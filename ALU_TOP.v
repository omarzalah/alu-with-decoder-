==> flow/design.v <==
module ALU_TOP 
  #(parameter INDATA_WIDTH=16,
              Arithmatic_width=INDATA_WIDTH+INDATA_WIDTH,
              Logic_Width= INDATA_WIDTH,
              Shift_Width=INDATA_WIDTH,
              CMP_Width=3
  )
(
input wire [INDATA_WIDTH-1:0]           A,
input wire [INDATA_WIDTH-1:0]           B,
input wire [3:0]                        ALU_FUN,
input wire                              CLK,
input wire                              RST,
output wire [Arithmatic_width-1:0]      Arith_OUT,
output wire [Logic_Width-1:0]           Logic_OUT,
output wire [Shift_Width-1:0]           Shift_OUT,
output wire [CMP_Width-1:0]             CMP_OUT,
output wire                             Arith_FLAG,
output wire                             Carry_OUT,
output wire                             Logic_FLAG,
output wire                             Shift_FLAG,
output wire                             CMP_FLAG
);
wire                  Arith_enable ;
wire                  Logic_enable ;
wire                  Shift_enable ;
wire                  CMP_enable ;
Decoder mapping_Decoder(
.IN(ALU_FUN[3:2]),
.OUT({Shift_enable,CMP_enable,Logic_enable,Arith_enable})
);
ARITHMATIC_UNIT #(.IN_DATA_WIDTH(INDATA_WIDTH),.OUT_DATA_WIDTH(Arithmatic_width))mapping_Arith
(
.A(A),
.B(B),
.ALU_FUN(ALU_FUN[1:0]),
.Clk(CLK),
.RST(RST),
.Arithmaitc_Enable(Arith_enable),
.Arith_out(Arith_OUT),
.Arith_Flag(Arith_FLAG),
.Carry_out(Carry_OUT)
);
LOGIC_UNIT #(.IN_DATA_WIDTH(INDATA_WIDTH),.OUT_DATA_WIDTH(Logic_Width))mapping_Logic
(
.A(A),
.B(B),
.ALU_FUN(ALU_FUN[1:0]),
.Clk(CLK),
.RST(RST),
.LOGIC_Enable(Logic_enable),
.LOGICAL_out(Logic_OUT),
.LOGICAL_Flag(Logic_FLAG)
);
SHIFT_UNIT  #(.IN_DATA_WIDTH(INDATA_WIDTH),.OUT_DATA_WIDTH(Shift_Width))mapping_Shift
(
.A(A),
.B(B),
.ALU_FUN(ALU_FUN[1:0]),
.Clk(CLK),
.RST(RST),
.SHIFT_Enable(Shift_enable),
.SHIFT_OUT(Shift_OUT),
.SHIFT_FLAG(Shift_FLAG)
);
CMP_UNIT #(.IN_DATA_WIDTH(INDATA_WIDTH),.OUT_DATA_WIDTH(CMP_Width))mapping_Cmp
(
.A(A),
.B(B),
.ALU_FUN(ALU_FUN[1:0]),
.Clk(CLK),
.RST(RST),
.CMP_Enable(CMP_enable),
.CMP_out(CMP_OUT),
.CMP_Flag(CMP_FLAG)
);
endmodule
module ARITHMATIC_UNIT
  #(parameter IN_DATA_WIDTH= 16,
              OUT_DATA_WIDTH=16
  )
  (
  input wire      [IN_DATA_WIDTH-1:0]        A,
  input wire      [IN_DATA_WIDTH-1:0]        B,
  input wire      [1:0]                      ALU_FUN,
  input wire                                 Clk,
  input wire                                 RST,
  input wire                                 Arithmaitc_Enable,
  output reg     [OUT_DATA_WIDTH-1:0]       Arith_out,
  output reg                                Arith_Flag,
  output reg                                Carry_out
  );
   reg     [OUT_DATA_WIDTH-1:0]       Arith_out_signal;
   reg     [1:0]                      Arith_Flag_signal;
   wire                              Carry_out_signal;
always@(posedge Clk or negedge RST)
begin
  if(!RST)
    begin
      Arith_out<=0;
      Arith_Flag<=0;
      Carry_out<=0;
    end
  else 
    begin
     Arith_out<=Arith_out_signal;
     Arith_Flag<=Arith_Flag_signal;
     Carry_out<=Carry_out_signal;
    end
end
always@(*)
begin
  Arith_out_signal=16'b0;
  Arith_Flag_signal=1'b0;
  if(Arithmaitc_Enable)
    begin
      case(ALU_FUN)
        2'b00:begin
          Arith_out_signal=A+B;
            Arith_Flag_signal=1'b1;
        end
        2'b01:begin
          Arith_out_signal=A-B;
            Arith_Flag_signal=1'b1;
        end
        2'b10:begin
          Arith_out_signal=A*B;
            Arith_Flag_signal=1'b1;
        end
        2'b11:begin
          Arith_out_signal=A/B;
            Arith_Flag_signal=1'b1;
        end   
    endcase
    end
    else
      begin
        Arith_out_signal=16'b0;
        Arith_Flag_signal=1'b0;
      end
end
assign  Carry_out_signal= Arith_out_signal[IN_DATA_WIDTH];
endmodule
module CMP_UNIT 
  #(parameter IN_DATA_WIDTH= 16,
              OUT_DATA_WIDTH=16
  )
    (
  input wire      [IN_DATA_WIDTH-1:0]        A,
  input wire      [IN_DATA_WIDTH-1:0]        B,
  input wire      [1:0]                      ALU_FUN,
  input wire                                 Clk,
  input wire                                 RST,
  input wire                                 CMP_Enable,
  output reg     [OUT_DATA_WIDTH-1:0]        CMP_out,
  output reg                                 CMP_Flag
  );
  reg [OUT_DATA_WIDTH-1:0]        CMP_out_signal;
  reg                             CMP_Flag_siganl;
  always@(posedge Clk or negedge RST)
  begin
    if(!RST)
      begin
        CMP_out<=16'b0;
        CMP_Flag<=1'b0; 
      end
    else
      begin
      CMP_out<=CMP_out_signal;
      CMP_Flag<=CMP_Flag_siganl;
      end
  end
  always@(*)
  begin
    CMP_Flag_siganl=1'b0;
    CMP_out_signal=16'b0;
    if(CMP_Enable)
      begin
        case(ALU_FUN)
           2'b00 : begin
              CMP_out_signal = 16'b0  ;
              CMP_Flag_siganl = 1'b1 ;              
		               end
           2'b01 : begin
              CMP_Flag_siganl = 1'b1 ;  
              if (A==B)
                CMP_out_signal = 16'b1;
              else
                CMP_out_signal = 16'b0;			  
		               end
          2'b10 : begin
              CMP_Flag_siganl = 1'b1 ;  
              if (A>B)
                CMP_out_signal = 16'b10;
              else
                CMP_out_signal = 16'b0;			  
		              end
          2'b11 : begin
              CMP_Flag_siganl = 1'b1 ; 
              if (A<B)
                CMP_out_signal = 16'b11;
              else
                CMP_out_signal = 16'b0;			  
		              end
		         endcase
		     end
		   else
		     begin
		        CMP_Flag_siganl=1'b0;
            CMP_out_signal=16'b0;
		       end
		end
		endmodule
module Decoder (
input  wire [1:0] IN ,
output reg  [3:0] OUT
);
always @(*)
  begin
  OUT = 4'b0000 ;
    case (IN)
     2'b00 : OUT = 4'b0001 ;
     2'b01 : OUT = 4'b0010 ;          
     2'b10 : OUT = 4'b0100 ;     
     2'b11 : OUT = 4'b1000 ;     
   endcase
 end 
 endmodule
module LOGIC_UNIT
   #(parameter IN_DATA_WIDTH= 16,
              OUT_DATA_WIDTH=16
  )
  (
  input wire      [IN_DATA_WIDTH-1:0]        A,
  input wire      [IN_DATA_WIDTH-1:0]        B,
  input wire      [1:0]                      ALU_FUN,
  input wire                                 Clk,
  input wire                                 RST,
  input wire                                 LOGIC_Enable,
  output reg     [OUT_DATA_WIDTH-1:0]        LOGICAL_out,
  output reg                                 LOGICAL_Flag
  );
  reg [OUT_DATA_WIDTH-1:0]        LOGICAL_out_signal;
  reg                             LOGICAL_Flag_siganl;
  always@(posedge Clk or negedge RST)
  begin
    if(!RST)
      begin
      LOGICAL_out<=16'b0;
      LOGICAL_Flag<=1'b0;
      end
    else
      begin
      LOGICAL_out<=LOGICAL_out_signal;
      LOGICAL_Flag<=LOGICAL_Flag_siganl;
      end
  end
  always@(*)
  begin
    LOGICAL_Flag_siganl=1'b0;
    LOGICAL_out_signal=16'b0;
    if(LOGIC_Enable)
      begin
        case(ALU_FUN)
           2'b00 : begin
              LOGICAL_out_signal = A & B ;
              LOGICAL_Flag_siganl = 1'b1 ;              
		      end
          2'b01 : begin
              LOGICAL_out_signal = A | B ;
              LOGICAL_Flag_siganl = 1'b1 ;           
		      end
         2'b10 : begin
              LOGICAL_out_signal = ~(A & B) ;
              LOGICAL_Flag_siganl = 1'b1 ;           
		      end
         2'b11 : begin
              LOGICAL_out_signal = ~(A | B) ;
              LOGICAL_Flag_siganl = 1'b1 ;           
		      end
		    endcase
		   end
		   else
		     begin
		        LOGICAL_Flag_siganl=1'b0;
            LOGICAL_out_signal=16'b0;
		       end
		end
		endmodule
module SHIFT_UNIT  
   #(parameter IN_DATA_WIDTH= 16,
              OUT_DATA_WIDTH=16
  )
  (
  input wire      [IN_DATA_WIDTH-1:0]        A,
  input wire      [IN_DATA_WIDTH-1:0]        B,
  input wire      [1:0]                      ALU_FUN,
  input wire                                 Clk,
  input wire                                 RST,
  input wire                                 SHIFT_Enable,
  output reg     [OUT_DATA_WIDTH-1:0]        SHIFT_OUT,
  output reg                                 SHIFT_FLAG
  );
  reg [OUT_DATA_WIDTH-1:0]        SHIFT_OUT_SIGNAL;
  reg                             SHIFT_FLAG_SIGNAL;
  always@(posedge Clk or negedge RST)
  begin
    if(!RST)
      begin
        SHIFT_OUT<=16'b0;
        SHIFT_FLAG<=1'b0;
      end
    else
      begin
      SHIFT_OUT<=SHIFT_OUT_SIGNAL;
      SHIFT_FLAG<=SHIFT_FLAG_SIGNAL;
      end
  end
  always@(*)
  begin 
    SHIFT_OUT_SIGNAL = 1'b0 ;
    SHIFT_FLAG_SIGNAL = 1'b0 ;
	if(SHIFT_Enable)
      case (ALU_FUN)
      2'b00 : begin
              SHIFT_OUT_SIGNAL = A >> 1  ;
              SHIFT_FLAG_SIGNAL = 1'b1 ;              
		      end
      2'b01 : begin
              SHIFT_OUT_SIGNAL = A << 1 ;
              SHIFT_FLAG_SIGNAL = 1'b1 ;           
		      end
      2'b10 : begin
              SHIFT_OUT_SIGNAL = B >> 1 ;
              SHIFT_FLAG_SIGNAL = 1'b1 ;           
		      end
      2'b11 : begin
              SHIFT_OUT_SIGNAL = B << 1 ;
              SHIFT_FLAG_SIGNAL = 1'b1 ;           
		      end
      endcase
	else
	 begin
      SHIFT_OUT_SIGNAL = 1'b0 ;
      SHIFT_FLAG_SIGNAL = 1'b0 ;
     end
 end
 endmodule
Reports on ALU_TOP
The steps from the RTL of ALU_TOP to its reports follow in flow order.
Line numbers count from 1 in the design file above.
Library cell names are shortened.
{ "setup": {"design": "ALU_TOP", "clk_port": "CLK", "lib": "sky130hd", "lib_corner": "tt_025C_1v80"} }

After elaboration
Yosys after proc, flatten, opt, wreduce and memory -nomap, before mapping. Enables and synchronous resets that opt folds into registers are not counted as muxes. Memory bits, and registers merged into a memory's read port (data or address), are not among the register bits. Print and check cells are not counted.
{ "op_classes": {"addsub": 2, "multipliers": 1, "div": 1, "compare": 2, "equal": 7, "shift": 0, "muxes": 18, "logic": 4, "reduce_logical": 3} }
{ "ops": {"columns": ["cell", "n"], "rows": [
  ["16-bit by 16-bit divider with 32-bit output", 1],
  ["16-bit by 16-bit multiplier with 32-bit output", 1],
  ["32-bit parallel mux with 4-bit select", 1],
  ["16-bit parallel mux with 4-bit select", 2],
  ["16-bit NOT", 2],
  ["32-bit 2-to-1 mux", 1],
  ["16-bit 2-to-1 mux", 2],
  ["16-bit by 16-bit adder with 17-bit output", 1],
  ["16-bit by 16-bit subtractor with 17-bit output", 1],
  ["16-bit > comparator", 1],
  ["16-bit < comparator", 1],
  ["16-bit == test", 1],
  ["16-bit AND", 1],
  ["16-bit bitwise OR", 1],
  ["4-bit parallel mux with 4-bit select", 1],
  ["3-bit parallel mux with 4-bit select", 1],
  ["2-bit == test with constant B", 4],
  ["1-bit 2-to-1 mux", 7],
  ["2-bit by 1-bit == test with 1-bit output with constant B", 2],
  ["2-bit zero test", 2],
  ["4-bit OR reduction", 1],
  ["2-bit 2-to-1 mux", 2],
  ["3-bit 2-to-1 mux", 1]
]} }
{ "bits": {"register_bits": 72, "latchBits": 0, "ram_bits": 0, "mem_bits_ro": 0, "clocked_rd_ports_x_width": 0, "n_memories": 0, "out_inout_bits": 72, "wordCells": 47} }

Longest topological paths
Longest topological path by Yosys (ltp), each cell counted once; first at word level (registers and memories cut), then after technology mapping (sequential cells cut; the memories' decode and read muxes count).
{ "depth": {"ltp_word": 4, "abc_area": 0, "ltp_mapped": 463} }

After synthesis
Source: synth_stat.txt of the flow (Yosys; design flattened, memories mapped). It holds for the ABC_AREA given above (unset counts as 0); a run with the other value may have another netlist.
The area totals of this step are shown rounded.
{ "synth_totals": {"mapped_cells": 4604, "yosys_area_um2": 34900, "seqArea_um2": 1752, "ffs": 70, "n_buf": 165} }
{ "by_type": {"columns": ["type", "n", "area_total_um2"], "rows": [
  ["ha_1", 546, 6.83E+03],
  ["fa_1", 196, 3.92E+03],
  ["nor2_1", 478, 1.79E+03],
  ["nand2_1", 475, 1782.96],
  ["dfrtp_1", 70, 1751.68],
  ["xnor2_1", 184, 1.61E+03],
  ["a21oi_1", 300, 1501.44],
  ["o21a_1", 183, 1.37E+03],
  ["inv_1", 345, 1.29E+03],
  ["nor3_1", 219, 1.1E+03],
  ["o31ai_1", 118, 885.85],
  ["o21ai_0", 163, 815.782],
  ["mux2_2", 70, 788.256],
  ["xor2_1", 86, 753.222],
  ["a21o_1", 93, 698.17],
  ["clkbuf_1", 116, 435.418],
  ["mux4_2", 18, 405.389],
  ["mux2i_1", 36, 360.346]
]} }
Not listed: further types 106, cells in them 908.
The figures by module come from a second, unflattened synthesis with its own total; it is not the netlist above.
{ "unflattened": {"cells_unflattened": 4508, "area_unflattened_um2": 34640} }
Rows give one instance, submodules left out.
{ "by_module": {"columns": ["module", "n_inst", "cells", "area_um2", "seq_area_um2"], "rows": [
  ["ARITHMATIC_UNIT", 1, 4321, 32530, 825.8],
  ["LOGIC_UNIT", 1, 56, 807.0, 425.4],
  ["SHIFT_UNIT", 1, 55, 732.0, 425.4],
  ["CMP_UNIT", 1, 72, 546.8, 75.1],
  ["Decoder", 1, 4, 26.3, 0.0],
  ["ALU_TOP", 1, 0, 0.0, 0.0]
]} }

Worst setup path after synthesis
Source: OpenSTA report_checks on the synthesized netlist (no wires, ideal clock, input and output delay 20% of the period each), path of least setup slack; recovery checks are left aside. Register names are those of the netlist, which keeps one name where synthesis merged equal registers.
{ "synth_path": {"kind": "input to register", "start": "input B[1]", "end": "register mapping_Arith.Arith_out[0]", "clock_period_ns": 127.0, "input_delay_ns": 25.400, "launch_ns": 25.400, "arrival_ns": 112.881, "required_ns": 126.865, "setup_slack_ns": 13.984, "path_delay_ns": 87.616, "stages": 438, "n_path_buf": 44, "synth_period_reached_ns": 113.016} }
"path_delay_ns" = arrival - input delay + setup time.
"stages" counts driving pins, that of a launching flip-flop among them; a cell with two outputs on the path counts twice.
"synth_period_reached_ns" = period - worst setup slack (recovery checks aside). The figure is calculated, with input and output delays left at 20% of the set period.
The rows between start and end are the longest chain of elaborated cells between them; the timing report does not say that the signal goes this way. Where chains are equally long, one stands for them.
A line is the first line of the expression or statement that the cell stems from. Yosys adds cells for indexed reads and writes and turns some case tables into memories.
{ "synth_via": {"cell_sequence": "clkbuf_1 -> clkinv_1 -> ha_1 -> o21ai_0 -> a211oi_1 -> nand3_1 -> nor2_1 -> ha_1 -> o211ai_1 -> nand2_1 -> nand3_1 -> nand2_1 -> o22ai_1 -> inv_1 -> ha_1 -> or3_1 -> o22a_1 -> mux2_2 -> [... 402 more ...] -> o21ai_0 -> nand2b_1 -> a21oi_1 -> nor2b_1 -> o21ai_0 -> nand2b_1 -> a21oi_1 -> nor2b_1 -> o21ai_0 -> nand2b_1 -> a21oi_1 -> nor2b_1 -> o21ai_0 -> nand3_1 -> a2111oi_2 -> o21ai_1 -> a2111oi_1 -> a31oi_1", "elab_chain_cells": 3} }
{ "synth_rtl": {"columns": ["item", "line_no", "rtl"], "rows": [
  ["start, declared", 10, "input wire [INDATA_WIDTH-1:0]           B,"],
  ["16-bit by 16-bit divider with 32-bit output", 131, "Arith_out_signal=A/B;"],
  ["32-bit parallel mux with 4-bit select", 117, "case(ALU_FUN)"],
  ["32-bit 2-to-1 mux", 115, "if(Arithmaitc_Enable)"],
  ["end, assigned", 100, "Arith_out<=0;"],
  ["end, assigned", 106, "Arith_out<=Arith_out_signal;"],
  ["end, declared", 89, "output reg     [OUT_DATA_WIDTH-1:0]       Arith_out,"]
]} }

Add stored flow runs of ALU_TOP

Stored flow runs of ALU_TOP (2 of them; Yosys, OpenROAD, sky130hd). They differ in their settings and are not a sequence. Constraints: input delay and output delay 20% of the set period each, output load 0.01 pF.

==> run 1: settings <==
{ "period_ns": 93.5, "CORE_UTILIZATION": 67, "SETUP_SLACK_MARGIN": 5.0, "PLACE_DENSITY_LB_ADDON": 0.3, "CORE_ASPECT_RATIO": 0.59, "CELL_PAD_IN_SITES_GLOBAL_PLACEMENT": 0, "TNS_END_PERCENT": 85, "GPL_ROUTABILITY_DRIVEN": 1, "SLEW_MARGIN": 5, "MAX_ROUTING_LAYER": "met4", "CAP_MARGIN": 20, "CORE_MARGIN": 2 }
==> run 1: results <==
stopped before the end: routing reported GRT-0116

==> run 2: settings <==
{ "period_ns": 115.0, "CORE_UTILIZATION": 62, "CORE_ASPECT_RATIO": 1.19, "CORE_MARGIN": 8, "CELL_PAD_IN_SITES_GLOBAL_PLACEMENT": 0, "CELL_PAD_IN_SITES_DETAIL_PLACEMENT": 2, "TNS_END_PERCENT": 30, "GPL_TIMING_DRIVEN": 1, "CAP_MARGIN": 20, "SLEW_MARGIN": 20 }
==> run 2: results <==
stopped before the end: placement reported DPL-0033
